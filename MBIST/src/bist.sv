==> flow/design.v <==
module bist #(
	parameter size = 6,
	parameter length = 8
) (
	input logic start,
	input logic rst,
	input logic clk,
	input logic csin,
	input logic rwbarin,
	input logic opr,
	input logic [size-1:0] address,
	input logic [length-1:0] datain,
	output logic [length-1:0] dataout,
	output logic fail
);
logic [9:0] q;
logic NbarT;
logic rwbar;
assign rwbar = (NbarT) ? q[6]: rwbarin;
logic cs;
assign cs = (NbarT) ? 1'b1 : csin;
logic [5:0] mux_a_6bit;
multiplexer #(.WIDTH(6)) MUX_A (
	.normal_in(address),
	.bist_in(q[5:0]),
	.NbarT(NbarT),
	.out(mux_a_6bit)
);
logic [7:0] data_t;
decoder dcdr_inst1 (
	.q(q[9:7]),
	.data_t(data_t)
);
logic ld;
logic counter_cout;
counter #(.length(10)) cntr_inst1 (
	.d_in(10'b0),
	.clk(clk),
	.ld(ld),
	.u_d(1'b1),
	.cen(NbarT),
	.q(q),
	.cout(counter_cout)
);
logic [7:0] mux_d_8bit;
multiplexer #(.WIDTH(8)) MUX_D (
	.normal_in(datain),
	.bist_in(data_t),
	.NbarT(NbarT),
	.out(mux_d_8bit)
);
controller cont_inst1l(
	.start(start),
	.rst(rst),
	.clk(clk),
	.cout(counter_cout),
	.NbarT(NbarT),
	.ld(ld)
);
sram sram_inst1(
	.ramin(mux_d_8bit),
	.ramaddr(mux_a_6bit),
	.rwbar(rwbar),
	.cs(cs),
	.clk(clk),
	.ramout(dataout)
);
logic gt,eq, lt;
comparator comp_init1 (
	.data_t(data_t),
	.ramout(dataout),
	.gt(gt),
	.eq(eq),
	.lt(lt)
	);
	always_comb begin
		if(NbarT && opr) begin
			if((rwbarin && ~eq) || (q[6] && ~eq)) fail = 1;
			else fail = 0;
		end
	else fail = 0;
end
endmodule
module comparator (
    input  logic [7:0] data_t,
    input  logic [7:0] ramout,
    output logic       gt,
    output logic       eq,
    output logic       lt
);
    always_comb begin
        eq = (data_t == ramout);
        gt = (data_t > ramout);
        lt = (data_t < ramout);
    end
endmodule
module controller (
    input logic start,
    input logic rst,
    input logic clk,
    input logic cout,
    output logic NbarT,
    output logic ld
);
typedef enum logic {RESET, TEST} state_t;
state_t state, next_state;
always_ff @(posedge clk) begin :FSM
    if (rst) 
        state <= RESET;
    else 
        state <= next_state;
end    
always_comb begin : next_state_logic
    case (state)
        RESET: next_state = start ? TEST : RESET;
        TEST: next_state = cout ? RESET : TEST;
        default: next_state = RESET;
    endcase
end
assign NbarT = (state == TEST);
assign ld = (state == RESET);
endmodule
module counter #(
    parameter length = 10
)(
    input  logic [length-1:0] d_in,
    input  logic              clk,
    input  logic              ld,
    input  logic              u_d,
    input  logic              cen,
    output logic [length-1:0] q,
    output logic              cout
);
    always_ff @(posedge clk) begin
        if (cen) begin
            if (ld) begin
                q <= d_in;
                cout <= 1'b0;
            end 
            else if (u_d) begin
                if (q == {length{1'b1}}) begin
                    q <= '0;
                    cout <= 1'b1;
                end else begin
                    q <= q + 1'b1;
                    cout <= 1'b0;
                end
            end 
            else begin
                if (q == '0) begin
                    q <= {length{1'b1}};
                    cout <= 1'b1;
                end 
                else begin
                    q <= q - 1'b1;
                    cout <= 1'b0;
                end
            end
        end
    end
endmodule
module decoder (
    input logic [2:0] q,
    output logic [7:0] data_t
);
always_comb begin 
    case (q)
        3'b000: data_t = 8'b10101010;
        3'b001: data_t = 8'b01010101;
        3'b010: data_t = 8'b11110000;
        3'b011: data_t = 8'b00001111;
        3'b100: data_t = 8'b00000000;
        3'b101: data_t = 8'b11111111; 
        default: data_t = 8'bx;
    endcase
end
endmodule
module multiplexer #(
    parameter WIDTH = 8
)(
    input  logic [WIDTH-1:0] normal_in,
    input  logic [WIDTH-1:0] bist_in,
    input  logic             NbarT,
    output logic [WIDTH-1:0] out
);
assign out = NbarT ? bist_in : normal_in;
endmodule
module sram (
    input logic [5:0] ramaddr,
    input logic [7:0] ramin,
    input logic rwbar,
    input logic clk,
    input logic cs,
    output logic [7:0] ramout
);
logic [7:0] ram [63:0];  
logic [5:0] addr_reg;  
always_ff @(posedge clk) begin
    if (cs) begin
        addr_reg <= ramaddr;
        if (!rwbar) begin
            ram[ramaddr] <= ramin;
        end
    end
end
assign ramout = (cs && rwbar) ? ram[addr_reg] : 0;
endmodule
From RTL to reports: bist
Tool output for the design above, in the order of the flow.
Line numbers count from 1 in the design file above.
Operators: Yosys type, input widths -> output width; for muxes data width and select width s.
{"block": "design", "design": "bist", "clock_port": "clk", "lib": "sky130hd", "corner": "tt_025C_1v80"}

Elaborated design
Counts by Yosys on the flattened word-level netlist (proc, flatten, opt, wreduce; memories kept). Print and check cells are left out. Cells with the same type and inputs are merged into one.
Yosys's memory passes give these memory sizes; they may raise the number of words (mostly to a power of two), join words into wider ones and drop unused or constant bits.
{"block": "word_totals", "regBits": 18, "mem_count": 1, "ram_bits": 512, "out_inout_bits": 9, "wordCells": 40, "inputBits": 20, "clocked_rd_ports_x_width": 8}
{"block": "op_classes", "muxes": 19, "n_reduce_logical": 6, "bitwise": 2, "n_eq": 7, "n_addsub": 1}
{"block": "memory_table", "memory": "sram_inst1.ram", "words": 64, "word_bits": 8, "rd": 1, "write_ports": 1, "line_no": 196, "source": "logic [7:0] ram [63:0];"}
{"block": "op_table", "op": "$pmux 8 s6", "count": 1}
{"block": "op_table", "op": "$mux 8", "count": 4}
{"block": "op_table", "op": "$mux 6", "count": 4}
{"block": "op_table", "op": "$add 10x1->10 const B", "count": 1}
{"block": "op_table", "op": "$eq 10x10->1 const B", "count": 1}
{"block": "op_table", "op": "$mux 1", "count": 9}
{"block": "op_table", "op": "$eq 8x8->1", "count": 1}
{"block": "op_table", "op": "$eq 3x2->1 const B", "count": 2}
{"block": "op_table", "op": "$eq 3x3->1 const B", "count": 2}
{"block": "op_table", "op": "$logic_and 1x1->1", "count": 4}
{"block": "op_table", "op": "$eq 3x1->1 const B", "count": 1}
{"block": "op_table", "op": "$logic_not 3->1", "count": 1}
{"block": "op_table", "op": "$not 1->1", "count": 2}
{"block": "op_table", "op": "$pmux 1 s2", "count": 1}
{"block": "op_table", "op": "$logic_or 1x1->1", "count": 1}

Depth
Yosys ltp: most cells in a row. Word level: on the elaborated netlist, between registers, memories and ports. Mapped: between sequential cells and ports; inverters and the memories' decode and read muxes count.
{"block": "depth", "word_depth": 9, "ABC_AREA": 0, "depth_mapped": 12, "depth_no_buf": 8}

Synthesis result
Yosys stat after the flow's synthesis: flattened, memories mapped to cells. It holds for the ABC_AREA given above (unset counts as 0); a run with the other value may have another netlist.
Totals and module areas in this step are rounded.
{"block": "by_type", "cell_type": "sky130_fd_sc_hd__edfxtp_1", "count": 529, "area_total_um2": 1.59E+04}
{"block": "by_type", "cell_type": "sky130_fd_sc_hd__mux4_2", "count": 109, "area_total_um2": 2.45E+03}
{"block": "by_type", "cell_type": "sky130_fd_sc_hd__mux2i_1", "count": 49, "area_total_um2": 490.47}
{"block": "by_type", "cell_type": "sky130_fd_sc_hd__nor2_1", "count": 104, "area_total_um2": 390.374}
{"block": "by_type", "cell_type": "sky130_fd_sc_hd__nand2_1", "count": 54, "area_total_um2": 202.694}
{"block": "by_type", "cell_type": "sky130_fd_sc_hd__a22oi_1", "count": 25, "area_total_um2": 187.68}
{"block": "by_type", "cell_type": "sky130_fd_sc_hd__dfxtp_1", "count": 7, "area_total_um2": 140.134}
{"block": "by_type", "cell_type": "sky130_fd_sc_hd__a21oi_1", "count": 25, "area_total_um2": 125.12}
{"block": "by_type", "cell_type": "sky130_fd_sc_hd__buf_6", "count": 9, "area_total_um2": 101.347}
{"block": "by_type", "cell_type": "sky130_fd_sc_hd__clkbuf_1", "count": 24, "area_total_um2": 90.086}
{"block": "by_type", "cell_type": "sky130_fd_sc_hd__a221oi_1", "count": 10, "area_total_um2": 87.584}
{"block": "by_type", "cell_type": "sky130_fd_sc_hd__nand3_1", "count": 17, "area_total_um2": 85.082}
{"block": "by_type", "cell_type": "sky130_fd_sc_hd__o21ai_0", "count": 14, "area_total_um2": 70.067}
{"block": "by_type", "cell_type": "sky130_fd_sc_hd__inv_1", "count": 18, "area_total_um2": 67.565}
{"block": "by_type", "cell_type": "sky130_fd_sc_hd__nor2b_1", "count": 10, "area_total_um2": 62.56}
{"block": "by_type", "cell_type": "sky130_fd_sc_hd__a22o_1", "count": 6, "area_total_um2": 52.55}
{"block": "by_type", "cell_type": "sky130_fd_sc_hd__buf_2", "count": 10, "area_total_um2": 50.048}
{"block": "by_type", "cell_type": "sky130_fd_sc_hd__nand2b_1", "count": 8, "area_total_um2": 50.048}
Other cell types: 37; their cells: 94.
{"block": "mapped", "n_buf": 53, "sequential_area_um2": 16000, "area_um2": 21000, "mapped_cells": 1122, "flip_flops": 536}
The figures by module come from a second, unflattened synthesis with its own total; it is not the netlist above.
{"block": "unflattened", "cells_unflattened": 1141, "hier_area_um2": 22000}
Each row is one instance without its submodules.
{"block": "modules", "module": "sram", "instances": 1, "mod_seq_area_um2": 16000, "area_um2": 21000, "n_cells": 965}
{"block": "modules", "module": "counter (length=10)", "instances": 1, "mod_seq_area_um2": 330, "area_um2": 960, "n_cells": 108}
{"block": "modules", "module": "comparator", "instances": 1, "mod_seq_area_um2": 0.0, "area_um2": 230, "n_cells": 29}
{"block": "modules", "module": "multiplexer (WIDTH=8)", "instances": 1, "mod_seq_area_um2": 0.0, "area_um2": 130, "n_cells": 9}
{"block": "modules", "module": "multiplexer (WIDTH=6)", "instances": 1, "mod_seq_area_um2": 0.0, "area_um2": 100, "n_cells": 7}
{"block": "modules", "module": "decoder", "instances": 1, "mod_seq_area_um2": 0.0, "area_um2": 94, "n_cells": 12}
{"block": "modules", "module": "bist", "instances": 1, "mod_seq_area_um2": 0.0, "area_um2": 41, "n_cells": 7}
{"block": "modules", "module": "controller", "instances": 1, "mod_seq_area_um2": 20, "area_um2": 35, "n_cells": 4}

Worst setup path after synthesis
OpenSTA on the mapped netlist: ideal clock, no wires. The path of least setup slack (recovery checks aside). Input and output delay are each 20% of the period. Register names are those of the netlist, which keeps one name where synthesis merged equal registers.
{"block": "synth_timing", "kind": "register -> register", "startpoint": "reg cont_inst1l.state", "endpoint": "mem sram_inst1.ram[0][0]", "path_buffers": 3, "delay_ps": 4380, "launch_ps": 0, "slack_ps": 310, "t_arrival_ps": 3678, "required_ps": 3988, "tclk_ps": 4690, "path_stages": 5, "setup_ps": 702, "period_less_setup_slack_ps": 4380}
"delay_ps" = arrival - input delay + setup time.
"path_stages": output pins that drive a net of the path, with the launching flip-flop's if there is one; two outputs of one cell count as two.
"period_less_setup_slack_ps" is the clock period less the worst setup slack; recovery checks do not enter. This is arithmetic on one report: input and output delays are still those of the set period (20% each).
The rows between start and end are the longest chain of elaborated cells between them; the timing report does not say that the signal goes this way. Where chains are equally long, one stands for them.
A line is the first line of the expression or statement that the cell stems from. Yosys adds cells for indexed reads and writes and turns some case tables into memories.
The path ends at the data pin of a flip-flop with enable; ways to the enable are not counted.
{"block": "synth_via", "cell_sequence": "sky130_fd_sc_hd__dfxtp_1 sky130_fd_sc_hd__clkbuf_1 sky130_fd_sc_hd__buf_1 sky130_fd_sc_hd__clkbuf_1 sky130_fd_sc_hd__o21ai_0", "elab_chain_len": 3, "cells_between": 5, "lines_between": 5, "cone_classes": "5 x mux"}
{"block": "synth_lines", "item": "start, declared", "line_no": 106, "source": "state_t state, next_state;"}
{"block": "synth_lines", "item": "start, assigned", "line_no": 109, "source": "state <= RESET;"}
{"block": "synth_lines", "item": "start, assigned", "line_no": 111, "source": "state <= next_state;"}
{"block": "synth_lines", "item": "$mux 8", "line_no": 186, "source": "assign out = NbarT ? bist_in : normal_in;"}
{"block": "synth_lines", "item": "$mux 8", "line_no": 201, "source": "if (!rwbar) begin"}
{"block": "synth_lines", "item": "$mux 8", "line_no": 199, "source": "if (cs) begin"}
{"block": "synth_lines", "item": "end, declared", "line_no": 196, "source": "logic [7:0] ram [63:0];"}

Add stored flow runs of bist

Stored flow runs of bist (2 of them; Yosys, OpenROAD, sky130hd). They differ in their settings and are not a sequence. Constraints: input delay and output delay 20% of the set period each, output load 0.01 pF.

{"run": "record 1", "settings": { "period_ns": 5.41, "CORE_UTILIZATION": 57, "SETUP_SLACK_MARGIN": 1.13, "HOLD_SLACK_MARGIN": 0.21, "CELL_PAD_IN_SITES_DETAIL_PLACEMENT": 2, "GPL_TIMING_DRIVEN": 1, "GPL_ROUTABILITY_DRIVEN": 0, "CTS_CLUSTER_SIZE": 91, "SLEW_MARGIN": 35, "CAP_MARGIN": 20, "CORE_MARGIN": 2 }, "outcome": "no results, placement failed with DPL-0033"}
{"run": "record 2", "settings": { "period_ns": 7.75, "CORE_UTILIZATION": 70, "SETUP_SLACK_MARGIN": 0.47, "PLACE_DENSITY_LB_ADDON": 0.23, "HOLD_SLACK_MARGIN": -0.03, "CELL_PAD_IN_SITES_DETAIL_PLACEMENT": 1, "TNS_END_PERCENT": 35, "CTS_CLUSTER_DIAMETER": 31, "CAP_MARGIN": 20, "CORE_MARGIN": 2, "SLEW_MARGIN": 20 }, "outcome": "no results, clock tree synthesis failed with DPL-0033"}
